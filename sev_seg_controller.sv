==> flow/design.v <==
module sev_seg_controller(
	input logic clk,reset_n,
	input logic [23:0] value,
	output logic [6:0] sev_seg_0,sev_seg_1,sev_seg_2,sev_seg_3,sev_seg_4,sev_seg_5
	);
	logic [6:0] sev_seg_out[5:0];
	always_ff@(posedge clk)
	begin
		if(reset_n == 0)
		begin
			sev_seg_out[0] = 7'b1;
			sev_seg_out[1] = 7'b1;
			sev_seg_out[2] = 7'b1;
			sev_seg_out[3] = 7'b1;
			sev_seg_out[4] = 7'b1;
			sev_seg_out[5] = 7'b1;
		end
		else
		begin
				case(value[3:0])
					4'b0000 : sev_seg_out[0] = 7'hC0;     	
					4'b0001 : sev_seg_out[0] = 7'hF9; 
					4'b0010 : sev_seg_out[0] = 7'hA4; 
					4'b0011 : sev_seg_out[0] = 7'hB0; 
					4'b0100 : sev_seg_out[0] = 7'h99; 
					4'b0101 : sev_seg_out[0] = 7'h92; 
					4'b0110 : sev_seg_out[0] = 7'h82; 
					4'b0111 : sev_seg_out[0] = 7'hF8; 
					4'b1000 : sev_seg_out[0] = 7'h80; 
					4'b1001 : sev_seg_out[0] = 7'h90; 
					4'b1010 : sev_seg_out[0] = 7'h88; 
					4'b1011 : sev_seg_out[0] = 7'h83; 
					4'b1100 : sev_seg_out[0] = 7'hC6; 
					4'b1101 : sev_seg_out[0] = 7'hA1; 
					4'b1110 : sev_seg_out[0] = 7'h86; 
					4'b1111 : sev_seg_out[0] = 7'h8E;
				endcase
				case(value[7:4])
					4'b0000 : sev_seg_out[1] = 7'hC0;     	
					4'b0001 : sev_seg_out[1] = 7'hF9; 
					4'b0010 : sev_seg_out[1] = 7'hA4; 
					4'b0011 : sev_seg_out[1] = 7'hB0; 
					4'b0100 : sev_seg_out[1] = 7'h99; 
					4'b0101 : sev_seg_out[1] = 7'h92; 
					4'b0110 : sev_seg_out[1] = 7'h82; 
					4'b0111 : sev_seg_out[1] = 7'hF8; 
					4'b1000 : sev_seg_out[1] = 7'h80; 
					4'b1001 : sev_seg_out[1] = 7'h90; 
					4'b1010 : sev_seg_out[1] = 7'h88; 
					4'b1011 : sev_seg_out[1] = 7'h83; 
					4'b1100 : sev_seg_out[1] = 7'hC6; 
					4'b1101 : sev_seg_out[1] = 7'hA1; 
					4'b1110 : sev_seg_out[1] = 7'h86; 
					4'b1111 : sev_seg_out[1] = 7'h8E;
				endcase
				case(value[11:8])
					4'b0000 : sev_seg_out[2] = 7'hC0;     	
					4'b0001 : sev_seg_out[2] = 7'hF9; 
					4'b0010 : sev_seg_out[2] = 7'hA4; 
					4'b0011 : sev_seg_out[2] = 7'hB0; 
					4'b0100 : sev_seg_out[2] = 7'h99; 
					4'b0101 : sev_seg_out[2] = 7'h92; 
					4'b0110 : sev_seg_out[2] = 7'h82; 
					4'b0111 : sev_seg_out[2] = 7'hF8; 
					4'b1000 : sev_seg_out[2] = 7'h80; 
					4'b1001 : sev_seg_out[2] = 7'h90; 
					4'b1010 : sev_seg_out[2] = 7'h88; 
					4'b1011 : sev_seg_out[2] = 7'h83; 
					4'b1100 : sev_seg_out[2] = 7'hC6; 
					4'b1101 : sev_seg_out[2] = 7'hA1; 
					4'b1110 : sev_seg_out[2] = 7'h86; 
					4'b1111 : sev_seg_out[2] = 7'h8E;
				endcase
				case(value[15:12])
					4'b0000 : sev_seg_out[3] = 7'hC0;     	
					4'b0001 : sev_seg_out[3] = 7'hF9; 
					4'b0010 : sev_seg_out[3] = 7'hA4; 
					4'b0011 : sev_seg_out[3] = 7'hB0; 
					4'b0100 : sev_seg_out[3] = 7'h99; 
					4'b0101 : sev_seg_out[3] = 7'h92; 
					4'b0110 : sev_seg_out[3] = 7'h82; 
					4'b0111 : sev_seg_out[3] = 7'hF8; 
					4'b1000 : sev_seg_out[3] = 7'h80; 
					4'b1001 : sev_seg_out[3] = 7'h90; 
					4'b1010 : sev_seg_out[3] = 7'h88; 
					4'b1011 : sev_seg_out[3] = 7'h83; 
					4'b1100 : sev_seg_out[3] = 7'hC6; 
					4'b1101 : sev_seg_out[3] = 7'hA1; 
					4'b1110 : sev_seg_out[3] = 7'h86; 
					4'b1111 : sev_seg_out[3] = 7'h8E;
				endcase
				case(value[19:16])
					4'b0000 : sev_seg_out[4] = 7'hC0;     	
					4'b0001 : sev_seg_out[4] = 7'hF9; 
					4'b0010 : sev_seg_out[4] = 7'hA4; 
					4'b0011 : sev_seg_out[4] = 7'hB0; 
					4'b0100 : sev_seg_out[4] = 7'h99; 
					4'b0101 : sev_seg_out[4] = 7'h92; 
					4'b0110 : sev_seg_out[4] = 7'h82; 
					4'b0111 : sev_seg_out[4] = 7'hF8; 
					4'b1000 : sev_seg_out[4] = 7'h80; 
					4'b1001 : sev_seg_out[4] = 7'h90; 
					4'b1010 : sev_seg_out[4] = 7'h88; 
					4'b1011 : sev_seg_out[4] = 7'h83; 
					4'b1100 : sev_seg_out[4] = 7'hC6; 
					4'b1101 : sev_seg_out[4] = 7'hA1; 
					4'b1110 : sev_seg_out[4] = 7'h86; 
					4'b1111 : sev_seg_out[4] = 7'h8E;
				endcase
				case(value[23:20])
					4'b0000 : sev_seg_out[5] = 7'hC0;     	
					4'b0001 : sev_seg_out[5] = 7'hF9; 
					4'b0010 : sev_seg_out[5] = 7'hA4; 
					4'b0011 : sev_seg_out[5] = 7'hB0; 
					4'b0100 : sev_seg_out[5] = 7'h99; 
					4'b0101 : sev_seg_out[5] = 7'h92; 
					4'b0110 : sev_seg_out[5] = 7'h82; 
					4'b0111 : sev_seg_out[5] = 7'hF8; 
					4'b1000 : sev_seg_out[5] = 7'h80; 
					4'b1001 : sev_seg_out[5] = 7'h90; 
					4'b1010 : sev_seg_out[5] = 7'h88; 
					4'b1011 : sev_seg_out[5] = 7'h83; 
					4'b1100 : sev_seg_out[5] = 7'hC6; 
					4'b1101 : sev_seg_out[5] = 7'hA1; 
					4'b1110 : sev_seg_out[5] = 7'h86; 
					4'b1111 : sev_seg_out[5] = 7'h8E;
				endcase
		end
	end
	assign sev_seg_0 = sev_seg_out[0];
	assign sev_seg_1 = sev_seg_out[1];
	assign sev_seg_2 = sev_seg_out[2];
	assign sev_seg_3 = sev_seg_out[3];
	assign sev_seg_4 = sev_seg_out[4];
	assign sev_seg_5 = sev_seg_out[5];
endmodule
# From RTL to reports: sev_seg_controller
# What the tools print for sev_seg_controller, step after step.
# Line numbers count from 1 in the design file above.
# Operators carry their Yosys type and port widths (W data, S select, Z words).
# Not given: -
dict set report design {
  top_module {sev_seg_controller}
  clk_port {clk}
  lib {sky130hd}
  pvt_corner {tt_025C_1v80}
}

# Elaborated design
# Yosys after proc, flatten, opt, wreduce and memory -nomap, before mapping. Enables and synchronous resets that opt folds into registers are not counted as muxes. Print and check cells are not counted.
# Memory sizes are those after Yosys's memory passes, which may raise the word count (mostly to a power of two), join words into wider ones and drop unused or constant bits.
dict set report op_classes {
  multipliers 0
  n_eq 0
  add_sub_neg 0
  compare 0
  shifts 0
  n_reduce_logical 6
  n_mux 0
  logic 0
  n_div 0
}
# operator count
set op_table {}
lappend op_table {{$logic_not A1 Y1} 6}
dict set report word_totals {
  memories 6
  in_bits 26
  reg_bits 0
  out_inout_bits 42
  rom_bits 672
  elab_cells 12
  clocked_rd_ports_x_width 42
  latch_bits 0
  ram_bits 0
}
# name words word_bits read_ports wr line
set memory_table {}
lappend memory_table {{(name not given)} 16 7 1 0 20} ;# case(value[3:0])
lappend memory_table {{(name not given)} 16 7 1 0 38} ;# case(value[7:4])
lappend memory_table {{(name not given)} 16 7 1 0 56} ;# case(value[11:8])
lappend memory_table {{(name not given)} 16 7 1 0 74} ;# case(value[15:12])
lappend memory_table {{(name not given)} 16 7 1 0 92} ;# case(value[19:16])
lappend memory_table {{(name not given)} 16 7 1 0 110} ;# case(value[23:20])

# Depth
# Depth = most cells in a row (Yosys ltp): at word level without a register or memory, in the mapped netlist without a sequential cell, where the memories' decode and read muxes count.
dict set report logic_depth {
  depth_word 1
  ABC_AREA 0
  mapped_depth 5
  mapped_depth_nobuf 5
}

# Synthesis result
# Source: synth_stat.txt of the flow (Yosys; design flattened, memories mapped). It holds for the ABC_AREA given above (unset counts as 0); a run with the other value may have another netlist.
# Totals and module areas in this step are rounded.
dict set report synth_totals {
  n_buf 17
  mapped_area_um2 2600
  seqArea_um2 840
  ffs 42
  stdcells 275
}
# type count type_area_um2
set by_type {}
lappend by_type {sky130_fd_sc_hd__dfxtp_1 42 840.806}
lappend by_type {sky130_fd_sc_hd__ha_1 42 525.504}
lappend by_type {sky130_fd_sc_hd__mux2i_1 19 190.182}
lappend by_type {sky130_fd_sc_hd__o21ai_0 19 95.091}
lappend by_type {sky130_fd_sc_hd__nand2_1 18 67.565}
lappend by_type {sky130_fd_sc_hd__nor2_1 17 63.811}
lappend by_type {sky130_fd_sc_hd__buf_4 8 60.058}
lappend by_type {sky130_fd_sc_hd__inv_1 15 56.304}
lappend by_type {sky130_fd_sc_hd__a21oi_1 11 55.053}
lappend by_type {sky130_fd_sc_hd__nand3b_1 7 52.55}
lappend by_type {sky130_fd_sc_hd__nor2b_1 8 50.048}
lappend by_type {sky130_fd_sc_hd__a21boi_0 6 45.043}
lappend by_type {sky130_fd_sc_hd__nand2b_1 7 43.792}
lappend by_type {sky130_fd_sc_hd__o32ai_1 5 43.792}
lappend by_type {sky130_fd_sc_hd__o211ai_1 5 37.536}
lappend by_type {sky130_fd_sc_hd__a31oi_1 5 31.28}
lappend by_type {sky130_fd_sc_hd__nand4_1 5 31.28}
lappend by_type {sky130_fd_sc_hd__buf_2 5 25.024}
# Other cell types: 19; their cells: 31.

# Timing after synthesis
# Path of least setup slack by OpenSTA after synthesis, without wires, with an ideal clock, recovery checks aside; 20% of the period is set as input and as output delay. Where synthesis merged equal registers, the netlist keeps one of their names.
dict set report synth_timing {
  path_kind {input-to-reg}
  from {input port value[16]}
  to {register sev_seg_out[4][3]}
  in_delay_ns 0.402
  t_first_pin_ns 0.402
  n_path_buf 0
  t_required_ns 1.895
  driving_pins 5
  setup_slack_ns 0.527
  t_arrival_ns 1.368
  path_delay_ns 1.081
  setup_time_ns 0.115
  clock_period_ns 2.01
  synth_period_reached_ns 1.483
}
# "path_delay_ns" = arrival - input delay + setup time.
# "driving_pins": output pins that drive a net of the path, with the launching flip-flop's if there is one; two outputs of one cell count as two.
# "synth_period_reached_ns" = period - worst setup slack (recovery checks aside). The figure is calculated, with input and output delays left at 20% of the set period.
# At most two assigning lines are given for a register; there are more.
dict set report synth_between {
  cell_sequence {sky130_fd_sc_hd__inv_1 sky130_fd_sc_hd__ha_1 sky130_fd_sc_hd__inv_1 sky130_fd_sc_hd__mux4_2 sky130_fd_sc_hd__and2_1}
}
# item line
set synth_rtl {}
lappend synth_rtl {{from (decl)} 3} ;# input logic [23:0] value,
lappend synth_rtl {{to (assign)} 93} ;# 4'b0000 : sev_seg_out[4] = 7'hC0;
lappend synth_rtl {{to (assign)} 94} ;# 4'b0001 : sev_seg_out[4] = 7'hF9;
lappend synth_rtl {{to (decl)} 6} ;# logic [6:0] sev_seg_out[5:0];
# Chain of elaborated cells between the ends: none given.

# Worst path after layout
# Path of least setup slack in the final report of entry A (OpenROAD, finished layout, wires in). Where an end is a register, its clock arrival counts in the times.
dict set report layout_timing {
  path_kind {input-to-reg}
  from {input port value[16]}
  to {register sev_seg_out[4][3]}
  t_required_ns 1.52
  in_delay_ns 0.27
  clock_period_ns 1.33
  setup_time_ns 0.10
  setup_slack_ns 0.04
  driving_pins 5
  n_path_buf 2
  t_arrival_ns 1.48
  t_first_pin_ns 0.27
}
# At most two assigning lines are given for a register; there are more.
dict set report layout_between {
  cell_sequence {sky130_fd_sc_hd__dlygate4sd2_1 sky130_fd_sc_hd__buf_4 sky130_fd_sc_hd__ha_1 sky130_fd_sc_hd__mux4_2 sky130_fd_sc_hd__and2_1}
}
# item line
set layout_rtl {}
lappend layout_rtl {{from (decl)} 3} ;# input logic [23:0] value,
lappend layout_rtl {{to (assign)} 93} ;# 4'b0000 : sev_seg_out[4] = 7'hC0;
lappend layout_rtl {{to (assign)} 94} ;# 4'b0001 : sev_seg_out[4] = 7'hF9;
lappend layout_rtl {{to (decl)} 6} ;# logic [6:0] sev_seg_out[5:0];
# Chain of elaborated cells between the ends: none given.

# Design sev_seg_controller on sky130hd. What follows are 2 stored runs of the flow, each under its own settings; their order means nothing. The constraints put input and output delay at 20% of the set period each and load the outputs with 0.01 pF.
# "achieved_period_ns" means the clock period less the worst setup slack. The figure is calculated, with input and output delays left at 20% of the set period.
# "worstPathTime_ns" = time allowed to the worst setup path (clock period - input delay - output delay, where it has them) - its slack; a late launch clock adds to it, a late capture clock takes from it.
# "design_power_w": no workload was simulated; the value follows from the tool's default switching activity.
# Values from the reports are rounded here.
run="entry A" settings period_ns=1.33 CAP_MARGIN=20 CORE_MARGIN=2 CORE_UTILIZATION=40 SLEW_MARGIN=20
run="entry A" results yosys.chip_area_um2=2600 die_area_um2=7100 finish.stdcell_area_um2=3800 fin_util_pct=61 setup_worst_slack_ns=0.039 tns_ns=0.000 timing.hold.ws_ns=0.38 design_power_w=0.0032 achieved_period_ns=1.291 worstPathTime_ns=1.03 worstPathKind="input-to-reg"
run="entry B" settings period_ns=1.03 CORE_UTILIZATION=36 SETUP_SLACK_MARGIN=0.08 PLACE_DENSITY_LB_ADDON=0.0 CELL_PAD_IN_SITES_GLOBAL_PLACEMENT=1 CTS_CLUSTER_DIAMETER=198 CAP_MARGIN=20 CORE_MARGIN=2 SLEW_MARGIN=20
run="entry B" results yosys.chip_area_um2=2600 die_area_um2=7800 finish.stdcell_area_um2=4000 fin_util_pct=59 setup_worst_slack_ns=0.006 tns_ns=0.000 timing.hold.ws_ns=0.23 design_power_w=0.004 achieved_period_ns=1.024 worstPathTime_ns=0.82 worstPathKind="input-to-reg"
